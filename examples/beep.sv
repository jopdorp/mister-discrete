==> flow/design.v <==
module LFSR(
  input clk,
  input audio_clk_en,
  input I_RSTn,
  output reg [7:0] LFSR    
);
wire feedback = LFSR[7];
always @(posedge clk, negedge I_RSTn) begin
  if(!I_RSTn)begin
    LFSR <= 255;
  end else if(audio_clk_en) begin
    LFSR[0] <= feedback;
    LFSR[1] <= LFSR[0];
    LFSR[2] <= LFSR[1] ^ feedback;
    LFSR[3] <= LFSR[2] ^ feedback;
    LFSR[4] <= LFSR[3] ^ feedback;
    LFSR[5] <= LFSR[4];
    LFSR[6] <= LFSR[5];
    LFSR[7] <= LFSR[6];
  end
end
endmodule
module astable_555_vco#(
    parameter CLOCK_RATE = 50000000,
    parameter longint SAMPLE_RATE = 48000,
    parameter R1 = 47000,
    parameter R2 = 27000,
    parameter C_35_SHIFTED = 1134  
) (
    input clk,
    input I_RSTn,
    input audio_clk_en,
    input signed[15:0] v_control,
    output signed[15:0] out
);
    localparam VCC = 16384;
    localparam ln2_16_SHIFTED = 45426;
    localparam[63:0] C_R2_ln2_27_SHIFTED = C_35_SHIFTED * R2 * ln2_16_SHIFTED >>> 24;
    localparam[63:0] C_R1_R2_35_SHIFTED = C_35_SHIFTED * (R1 + R2);
    localparam[31:0] CYCLES_LOW = C_R2_ln2_27_SHIFTED * CLOCK_RATE >>> 27;
    localparam[31:0] CLOCK_RATE_C_R1_R2 = C_R1_R2_35_SHIFTED * CLOCK_RATE >>> 35;
    wire signed[15:0] v_control_safe;
    reg[15:0] v_control_divided_two_vcc_minus_vcontrol = 3000;
    reg[15:0] two_vcc_minus_vcontrol = 3000;
    wire [11:0] ln_vc_vcc_vc_8_shifted;
    reg[23:0] to_log_8_shifted = 1000;
    natural_log natlog(
        .in_8_shifted(to_log_8_shifted),
        .I_RSTn(I_RSTn),
        .clk(clk),
        .out_8_shifted(ln_vc_vcc_vc_8_shifted)
    );
    reg[32:0] WAVE_LENGTH;
    reg[31:0] CYCLES_HIGH = 1000;
    assign v_control_safe = v_control < 32767 ? (v_control > 0 ? v_control : 1) : 32766;
    assign WAVE_LENGTH = CYCLES_HIGH + CYCLES_LOW;
    reg[63:0] wave_length_counter = 0;
    reg signed[15:0] unfiltered_out = 0;
    rate_of_change_limiter #(
        .SAMPLE_RATE(SAMPLE_RATE),
        .MAX_CHANGE_RATE(200000)
    ) slew_rate (
        clk,
        I_RSTn,
        audio_clk_en,
        unfiltered_out,
        out
    );
    always @(posedge clk, negedge I_RSTn) begin
        if(!I_RSTn)begin
            unfiltered_out <= 0;
            to_log_8_shifted <= 0;
            wave_length_counter <= 0;
            CYCLES_HIGH <= 1000;
        end else begin
            v_control_divided_two_vcc_minus_vcontrol <= v_control_safe / (two_vcc_minus_vcontrol >>> 8);
            two_vcc_minus_vcontrol <= (VCC <<< 1) - (v_control_safe <<< 1);
            to_log_8_shifted <= (1 <<< 8) + v_control_divided_two_vcc_minus_vcontrol;
            CYCLES_HIGH <= ((CLOCK_RATE_C_R1_R2 >> 4) * ln_vc_vcc_vc_8_shifted) >> 4;  
            if(wave_length_counter < WAVE_LENGTH)begin
            wave_length_counter <= wave_length_counter + 1;
            end else begin 
                wave_length_counter <= 0;
            end
            if(audio_clk_en)begin
                unfiltered_out <= wave_length_counter < CYCLES_HIGH ? 16384 : 0;
            end
        end
    end
endmodule
module beep #(
    parameter CLOCK_RATE = 1000000,
    parameter SAMPLE_RATE = 48000
)(
    input clk,
    input I_RSTn,
    input audio_clk_en,
    input beep_en,
    output reg signed[15:0] out
);
    wire signed[15:0] square_osc_out;
    wire signed[15:0] v_control;
    wire signed[15:0] mixer_input[1:0];
    wire signed[15:0] beep_en_5volts;
    wire signed[15:0] beep_en_5volts_filtered;
    assign beep_en_5volts = beep_en ? 'd6826 : 0;  
    wire signed[15:0] walk_en_filtered;
    wire signed[15:0] astable_555_out;
    resistor_capacitor_low_pass_filter #(
        .SAMPLE_RATE(SAMPLE_RATE),
        .R(4700),
        .C_35_SHIFTED(219188)
    ) filter4 (
        .clk(clk),
        .I_RSTn(I_RSTn),
        .audio_clk_en(audio_clk_en),
        .in(beep_en_5volts),
        .out(beep_en_5volts_filtered)
    );
    astable_555_vco #(
        .CLOCK_RATE(CLOCK_RATE),
        .SAMPLE_RATE(SAMPLE_RATE),
        .R1(390000),
        .R2(470000),
        .C_35_SHIFTED(62)
    ) vco (
        .clk(clk),
        .I_RSTn(I_RSTn),
        .audio_clk_en(audio_clk_en),
        .v_control(beep_en_5volts_filtered + 6500),
        .out(astable_555_out)
    );
    wire signed[15:0] walk_enveloped;
    wire signed[15:0] astable_555_high_passed;
    resistor_capacitor_high_pass_filter #(
        .SAMPLE_RATE(SAMPLE_RATE),
        .R(500),
        .C_35_SHIFTED(161490)
    ) filter2 (
        .clk(clk),
        .I_RSTn(I_RSTn),
        .audio_clk_en(audio_clk_en),
        .in(astable_555_out),
        .out(astable_555_high_passed)
    );
    always @(posedge clk, negedge I_RSTn) begin
        if(!I_RSTn)begin
            out <= 0;
        end else if(audio_clk_en)begin
            out <= astable_555_high_passed & {16{beep_en}};
        end
    end
endmodule
module Log2highacc
(
	input [23:0]	DIN_8_shifted,
	input			clk,
	output	[11:0]	DOUT_8_shifted
);
reg	[3:0]	priencout1;
reg	[3:0]	priencout2;
reg	[3:0]	priencout3;
reg	[5:0]	barrelout;
reg	[20:0]	barrelin;
reg	[7:0]	LUTout;
assign	DOUT_8_shifted	=	{priencout3, LUTout};	 
always @(posedge clk) 					
begin
	priencout2	<=	priencout1;
	priencout3	<=	priencout2;
	barrelin	<=	DIN_8_shifted[22:2];
end
wire [20:0] tmp1 =	(barrelin <<< ~priencout1);	 
always @(posedge clk)
begin
	barrelout	<=	tmp1[20:15];
end
wire	[15:0]	priencin = DIN_8_shifted[23:8];
always @(posedge clk)						 
casex (priencin)
	16'b1xxxxxxxxxxxxxxx:	priencout1	<=	15;
	16'b01xxxxxxxxxxxxxx:	priencout1	<=	14;
	16'b001xxxxxxxxxxxxx:	priencout1	<=	13;	
	16'b0001xxxxxxxxxxxx:	priencout1	<=	12;	
	16'b00001xxxxxxxxxxx:	priencout1	<=	11;	
	16'b000001xxxxxxxxxx:	priencout1	<=	10;	
	16'b0000001xxxxxxxxx:	priencout1	<=	9;	
	16'b00000001xxxxxxxx:	priencout1	<=	8;	
	16'b000000001xxxxxxx:	priencout1	<=	7;	
	16'b0000000001xxxxxx:	priencout1	<=	6;	
	16'b00000000001xxxxx:	priencout1	<=	5;	
	16'b000000000001xxxx:	priencout1	<=	4;	
	16'b0000000000001xxx:	priencout1	<=	3;	
	16'b00000000000001xx:	priencout1	<=	2;	
	16'b000000000000001x:	priencout1	<=	1;	
	16'b000000000000000x:	priencout1	<=	0;
endcase
always @(posedge clk)
case (barrelout)
	0:	LUTout	<=	0;
	1:	LUTout	<=	6;
	2:	LUTout	<=	11;
	3:	LUTout	<=	17;
	4:	LUTout	<=	22;
	5:	LUTout	<=	28;
	6:	LUTout	<=	33;
	7:	LUTout	<=	38;
	8:	LUTout	<=	44;
	9:	LUTout	<=	49;
	10:	LUTout	<=	54;
	11:	LUTout	<=	59;
	12:	LUTout	<=	63;
	13:	LUTout	<=	68;
	14:	LUTout	<=	73;
	15:	LUTout	<=	78;
	16:	LUTout	<=	82;
	17:	LUTout	<=	87;
	18:	LUTout	<=	92;
	19:	LUTout	<=	96;
	20:	LUTout	<=	100;
	21:	LUTout	<=	105;
	22:	LUTout	<=	109;
	23:	LUTout	<=	113;
	24:	LUTout	<=	118;
	25:	LUTout	<=	122;
	26:	LUTout	<=	126;
	27:	LUTout	<=	130;
	28:	LUTout	<=	134;
	29:	LUTout	<=	138;
	30:	LUTout	<=	142;
	31:	LUTout	<=	146;
	32:	LUTout	<=	150;
	33:	LUTout	<=	154;
	34:	LUTout	<=	157;
	35:	LUTout	<=	161;
	36:	LUTout	<=	165;
	37:	LUTout	<=	169;
	38:	LUTout	<=	172;
	39:	LUTout	<=	176;
	40:	LUTout	<=	179;
	41:	LUTout	<=	183;
	42:	LUTout	<=	186;
	43:	LUTout	<=	190;
	44:	LUTout	<=	193;
	45:	LUTout	<=	197;
	46:	LUTout	<=	200;
	47:	LUTout	<=	203;
	48:	LUTout	<=	207;
	49:	LUTout	<=	210;
	50:	LUTout	<=	213;
	51:	LUTout	<=	216;
	52:	LUTout	<=	220;
	53:	LUTout	<=	223;
	54:	LUTout	<=	226;
	55:	LUTout	<=	229;
	56:	LUTout	<=	232;
	57:	LUTout	<=	235;
	58:	LUTout	<=	238;
	59:	LUTout	<=	241;
	60:	LUTout	<=	244;
	61:	LUTout	<=	247;
	62:	LUTout	<=	250;
	63:	LUTout	<=	253;
endcase
endmodule
module natural_log(input clk, input[23:0] in_8_shifted, input I_RSTn, output reg[11:0] out_8_shifted = 0);
    localparam RATIO_16_SHIFTED = 45426;  
    wire[11:0] log2_x;
    Log2highacc log2(
        .DIN_8_shifted(in_8_shifted < 24'h104 ? 24'h104 : in_8_shifted),  
        .clk(clk),
        .DOUT_8_shifted(log2_x)
    );
    always_ff @( posedge clk, negedge I_RSTn ) begin : blockName
        if(!I_RSTn)begin
            out_8_shifted <= 0;
        end else if(log2_x)begin
            out_8_shifted <= RATIO_16_SHIFTED * log2_x >>> 16; 
        end
    end
endmodule
module rate_of_change_limiter #(
    parameter VCC = 12,
    parameter SAMPLE_RATE = 48000,
    parameter MAX_CHANGE_RATE = 950  
) (
    input clk,
    input I_RSTn,
    input audio_clk_en,
    input signed[15:0] in,
    output reg signed[15:0] out = 0
);
    localparam longint MAX_CHANGE_PER_SAMPLE = (MAX_CHANGE_RATE <<< 14) / VCC / SAMPLE_RATE;
    wire signed[16:0] difference;
    assign difference = in - out;
    always@(posedge clk, negedge I_RSTn) begin
        if(!I_RSTn)begin
            out <= 0;
        end else if(audio_clk_en) begin
            if(difference < -MAX_CHANGE_PER_SAMPLE)begin
                out <= out - MAX_CHANGE_PER_SAMPLE;
            end else if(difference > MAX_CHANGE_PER_SAMPLE) begin
                out <= out + MAX_CHANGE_PER_SAMPLE;
            end else begin
                out <= in; 
            end
        end
    end
endmodule
module resistor_capacitor_high_pass_filter #(
    parameter SAMPLE_RATE = 48000,
    parameter R = 47000,
    parameter C_35_SHIFTED = 1615  
) ( 
    input clk,
    input I_RSTn,
    input audio_clk_en,
    input signed[15:0] in,
    output reg signed[15:0] out = 0
);
    localparam longint DELTA_T_32_SHIFTED = (1 <<< 32) / SAMPLE_RATE;
    localparam longint R_C_32_SHIFTED = R * C_35_SHIFTED >>> 3;
    localparam int SMOOTHING_FACTOR_ALPHA_16_SHIFTED = (R_C_32_SHIFTED <<< 16) / (R_C_32_SHIFTED + DELTA_T_32_SHIFTED);
    wire[7:0] random_number;
    LFSR lfsr(
        .clk(clk),
        .audio_clk_en(audio_clk_en),
        .I_RSTn(I_RSTn),
        .LFSR(random_number)
    );
    reg signed[15:0] last_in = 0;
    always@(posedge clk, negedge I_RSTn) begin
        if(!I_RSTn)begin
            out <= 0;
            last_in <= 0;
        end else if(audio_clk_en)begin
            out <= SMOOTHING_FACTOR_ALPHA_16_SHIFTED * (out + in - last_in) >>> 16;
            last_in <= in + ((random_number >>> 6) - 2);  
        end
    end
endmodule
module resistor_capacitor_low_pass_filter #(
    parameter[63:0] SAMPLE_RATE = 48000 * 2,
    parameter R = 47000,
    parameter C_35_SHIFTED = 1615  
) ( 
    input clk,
    input I_RSTn,
    input audio_clk_en,
    input signed[15:0] in,
    output reg signed[15:0] out = 0
);
    localparam longint DELTA_T_32_SHIFTED = (1 <<< 32) / SAMPLE_RATE;
    localparam longint R_C_32_SHIFTED = R * C_35_SHIFTED >>> 3;
    localparam longint LONG_SMOOTHING_FACTOR = (DELTA_T_32_SHIFTED <<< 16) / (R_C_32_SHIFTED + DELTA_T_32_SHIFTED);
    localparam signed [29:0] SMOOTHING_FACTOR_ALPHA_16_SHIFTED = {1'b0, LONG_SMOOTHING_FACTOR[28:0]};
    reg signed[15:0] difference_in_out  ;
    reg signed[29:0] smoothed;
    always@(posedge clk, negedge I_RSTn) begin
        if(!I_RSTn)begin
            out <= 0;
        end else if(audio_clk_en)begin
            out <= out + {smoothed[29], smoothed[14:0]};
        end else begin
            difference_in_out  <= in - out;
            smoothed  <= (SMOOTHING_FACTOR_ALPHA_16_SHIFTED * difference_in_out >>> 16);
        end
    end
endmodule 
Step by step through the tools: beep --
The steps from the RTL of beep to its reports follow in flow order. Lines are those of the file above, counted from 1. Operators carry their Yosys type and port widths (W data, S select, Z words). Library cell names are shortened. A cell with - has no value.
Set-up: design top beep, clock input clk, library sky130hd, corner tt_025C_1v80

Word level --
Counts by Yosys on the flattened word-level netlist (proc, flatten, opt, wreduce; memories kept). Register bits leave out memories and registers merged into their read ports (data or address). Print and check cells are left out. Cells with the same type and inputs are merged into one. Memory sizes are those after Yosys's memory passes, which may raise the word count (mostly to a power of two), join words into wider ones and drop unused or constant bits.
Bit counts: register bits after elaboration 325, bits in read-only memories 512, word width x clocked read ports 8, memories 1, input port bits 4, output and inout port bits 16, cells after elaboration 88
Operators by class: add/sub/neg operators 14, multiply operators 4, divide/modulo/power cells 1, order comparisons 7, eq/ne operators 14, shifts and indexed selects 1, muxes and demuxes 9, bitwise operators 6, reduce/logical cells 3
Memory list:
- (name not given) | depth 64, width 8, rd ports 1, wr ports 0, RTL line 199 | case (barrelout)
Operator list (number):
- $mul A11 B32 Y26 const A | 1
- $mul A15 B12 Y27 const A | 1
- $mul A7 B16 Y23 const A | 1
- $div A16 B8 Y16 | 1
- $add A64 B1 Y64 const B | 1
- $lt A64 B28 Y1 | 1
- $lt A64 B33 Y1 | 1
- $pmux W4 S16 | 1
- $mux W64 | 1
- $mux W16 | 4
- $add A16 B14 Y16 const B | 2
- $add A16 B16 Y16 | 2
- $sub A32 B16 Y32 | 1
- $add A28 B10 Y29 const B | 1
- $mul A2 B12 Y14 const A | 1
- $lt A24 B9 Y1 const B | 1
- $mux W24 | 1
- $sshl A21 B4 Y21 | 1
- $add A16 B16 Y17 | 1
- $sub A16 B16 Y17 | 1
- $gt A17 B14 Y1 const B | 1
- $lt A17 B14 Y1 const B | 1
- $add A9 B16 Y17 const A | 1
- $sub A14 B16 Y16 | 1
- $gt A16 B1 Y1 const B | 1
- $sub A16 B14 Y16 const B | 1
- $sub A16 B16 Y16 const A | 1
- $lt A16 B16 Y1 const B | 1
Other operator kinds: 24; their cells: 26.

Depth --
Depth = most cells in a row (Yosys ltp): at word level without a register or memory, in the mapped netlist without a sequential cell, where the memories' decode and read muxes count.
Depth: depth after elaboration 5, ABC_AREA 0, gate-level depth with buffers 125, mapped depth without buffers 123

After synthesis --
Yosys stat after the flow's synthesis: flattened, memories mapped to cells. It holds for the ABC_AREA given above (unset counts as 0); a run with the other value may have another netlist. The area totals of this step are shown rounded.
Cell types:
- ha_1 | number 417, area in all 5.22E+03 um2
- dfrtp_1 | number 177, area in all 4.43E+03 um2
- fa_1 | number 208, area in all 4.16E+03 um2
- inv_1 | number 484, area in all 1.82E+03 um2
- edfxtp_1 | number 45, area in all 1.35E+03 um2
- xnor2_1 | number 106, area in all 928.39 um2
- dfxtp_1 | number 41, area in all 820.787 um2
- o21ai_0 | number 157, area in all 785.754 um2
- nor2_1 | number 205, area in all 769.488 um2
- a21oi_1 | number 130, area in all 650.624 um2
- o21a_1 | number 81, area in all 608.083 um2
- nand2_1 | number 146, area in all 548.026 um2
- nor3_1 | number 109, area in all 545.523 um2
- xor2_1 | number 57, area in all 499.229 um2
- mux2_2 | number 43, area in all 484.214 um2
- dfstp_2 | number 14, area in all 367.853 um2
- nand3_1 | number 69, area in all 345.331 um2
- a21o_1 | number 36, area in all 270.259 um2
Not listed: further types 75, cells in them 534.
Synthesis totals: cell count 3059, cell area after synthesis 0.02856 mm2, area of sequential cells 0.006969 mm2, mapped flip-flops 277, buffers 80
The figures by module come from a second, unflattened synthesis with its own total; it is not the netlist above.
Second synthesis, totals: cell total of the unflattened synthesis 3559, area total of the unflattened synthesis 0.03248 mm2
Each row is one instance without its submodules.
By module:
- astable_555_vco | times used 1, cells 1153, area 0.01044 mm2, seq. area 0.003131 mm2
- resistor_capacitor_high_pass_filter | times used 1, cells 863, area 0.007706 mm2, seq. area 0.0008008 mm2
- resistor_capacitor_low_pass_filter | times used 1, cells 460, area 0.004427 mm2, seq. area 0.001091 mm2
- natural_log | times used 1, cells 402, area 0.003706 mm2, seq. area 0.0003003 mm2
- rate_of_change_limiter | times used 1, cells 330, area 0.002534 mm2, seq. area 0.0004004 mm2
- Log2highacc | times used 1, cells 221, area 0.002401 mm2, seq. area 0.0009409 mm2
- beep | times used 1, cells 106, area 0.0009384 mm2, seq. area 0.0004004 mm2
- LFSR | times used 1, cells 24, area 0.0003341 mm2, seq. area 0.0002102 mm2

Path before layout --
Path of least setup slack by OpenSTA after synthesis, without wires, with an ideal clock, recovery checks aside; 20% of the period is set as input and as output delay. Where synthesis merged equal registers, the netlist keeps one of their names.
Timing path post-synthesis: kind register -> register, start register filter4.out[3], end register vco.v_control_divided_two_vcc_minus_vcontrol[2], clock period 27.1 ns, setup time 0.272 ns, launch time at the first pin 0.000 ns, arrival time 25.062 ns, required time 26.828 ns, slack 1.766 ns, delay of the path 25.334 ns, driving pins on the path 118, path buffers 2, synthesis period reached 25.334 ns
"delay of the path" = arrival - input delay + setup time. "driving pins on the path" counts driving pins, that of a launching flip-flop among them; a cell with two outputs on the path counts twice. "synthesis period reached" is the clock period less the worst setup slack; recovery checks do not enter. This is arithmetic on one report: input and output delays are still those of the set period (20% each). Between the ends stands the longest chain of elaborated cells between them, by number of cells; it is not shown to be the way that was timed. Of several equally long chains one is given. Each line given opens the expression or statement behind the cell; cells for indexed reads and writes are added by Yosys, which also makes memories of some case tables.
Between the ends, post-synthesis: cell sequence dfrtp_1 ha_1 a211oi_1 o221ai_1 xor2_1 or3b_2 clkbuf_1 inv_1 ha_1 o31ai_1 o41ai_1 and3_1 ha_1 o211ai_1 a211oi_4 inv_1 mux2_2 ha_1 [82 not listed] nor2_1 mux2_4 and3b_4 inv_4 mux2_4 ha_1 o21a_1 o21ai_0 nand2b_1 a21oi_1 nor2b_1 o21ai_0 nand2b_1 a21o_1 a2111oi_0 o211ai_1 a2111oi_0 a31oi_1, length of the longest elaborated chain 5, elaborated cells on any way between the ends 6, RTL lines with such cells 3, classes of those cells 1 x add/sub; 1 x div; 2 x compare; 2 x mux
RTL lines, path post-synthesis:
- from (decl) | RTL line 351 | output reg signed[15:0] out = 0
- from (assign) | RTL line 361 | out <= 0;
- from (assign) | RTL line 363 | out <= out + {smoothed[29], smoothed[14:0]};
- $add A16 B14 Y16 | RTL line 130 | .v_control(beep_en_5volts_filtered + 6500),
- $gt A16 B1 Y1 | RTL line 55 | assign v_control_safe = v_control < 32767 ? (v_control > 0 ? v_control : 1) : 32766;
- $mux W16 x2 | RTL line 55
- $div A16 B8 Y16 | RTL line 76 | v_control_divided_two_vcc_minus_vcontrol <= v_control_safe / (two_vcc_minus_vcontrol >>> 8);
- to (assign) | RTL line 76
- to (decl) | RTL line 43 | reg[15:0] v_control_divided_two_vcc_minus_vcontrol = 3000;

Hand-over note for beep

Top module beep; platform sky130hd; tools Yosys and OpenROAD; 2 stored runs in no particular order. Input and output delays are each 20% of the period that was set; the output load is 0.01 pF.

* Entry A | settings: period_ns 54.4; CORE_UTILIZATION 72; SETUP_SLACK_MARGIN 5.0; PLACE_DENSITY_LB_ADDON 0.27; CORE_ASPECT_RATIO 1.04; CORE_MARGIN 3; CELL_PAD_IN_SITES_GLOBAL_PLACEMENT 1; GPL_ROUTABILITY_DRIVEN 0; CTS_CLUSTER_SIZE 82; CAP_MARGIN 15; MIN_ROUTING_LAYER met2; SLEW_MARGIN 20 | not finished: placement ended with error FLW-0024
* Entry B | settings: period_ns 35.9; CORE_UTILIZATION 56; SETUP_SLACK_MARGIN 4.37; PLACE_DENSITY_LB_ADDON 0.07; CORE_ASPECT_RATIO 1.78; CORE_MARGIN 3; CELL_PAD_IN_SITES_GLOBAL_PLACEMENT 2; CELL_PAD_IN_SITES_DETAIL_PLACEMENT 0; ABC_AREA 1; SLEW_MARGIN 5; CAP_MARGIN 20 | not finished: placement ended with error FLW-0024

End of note.
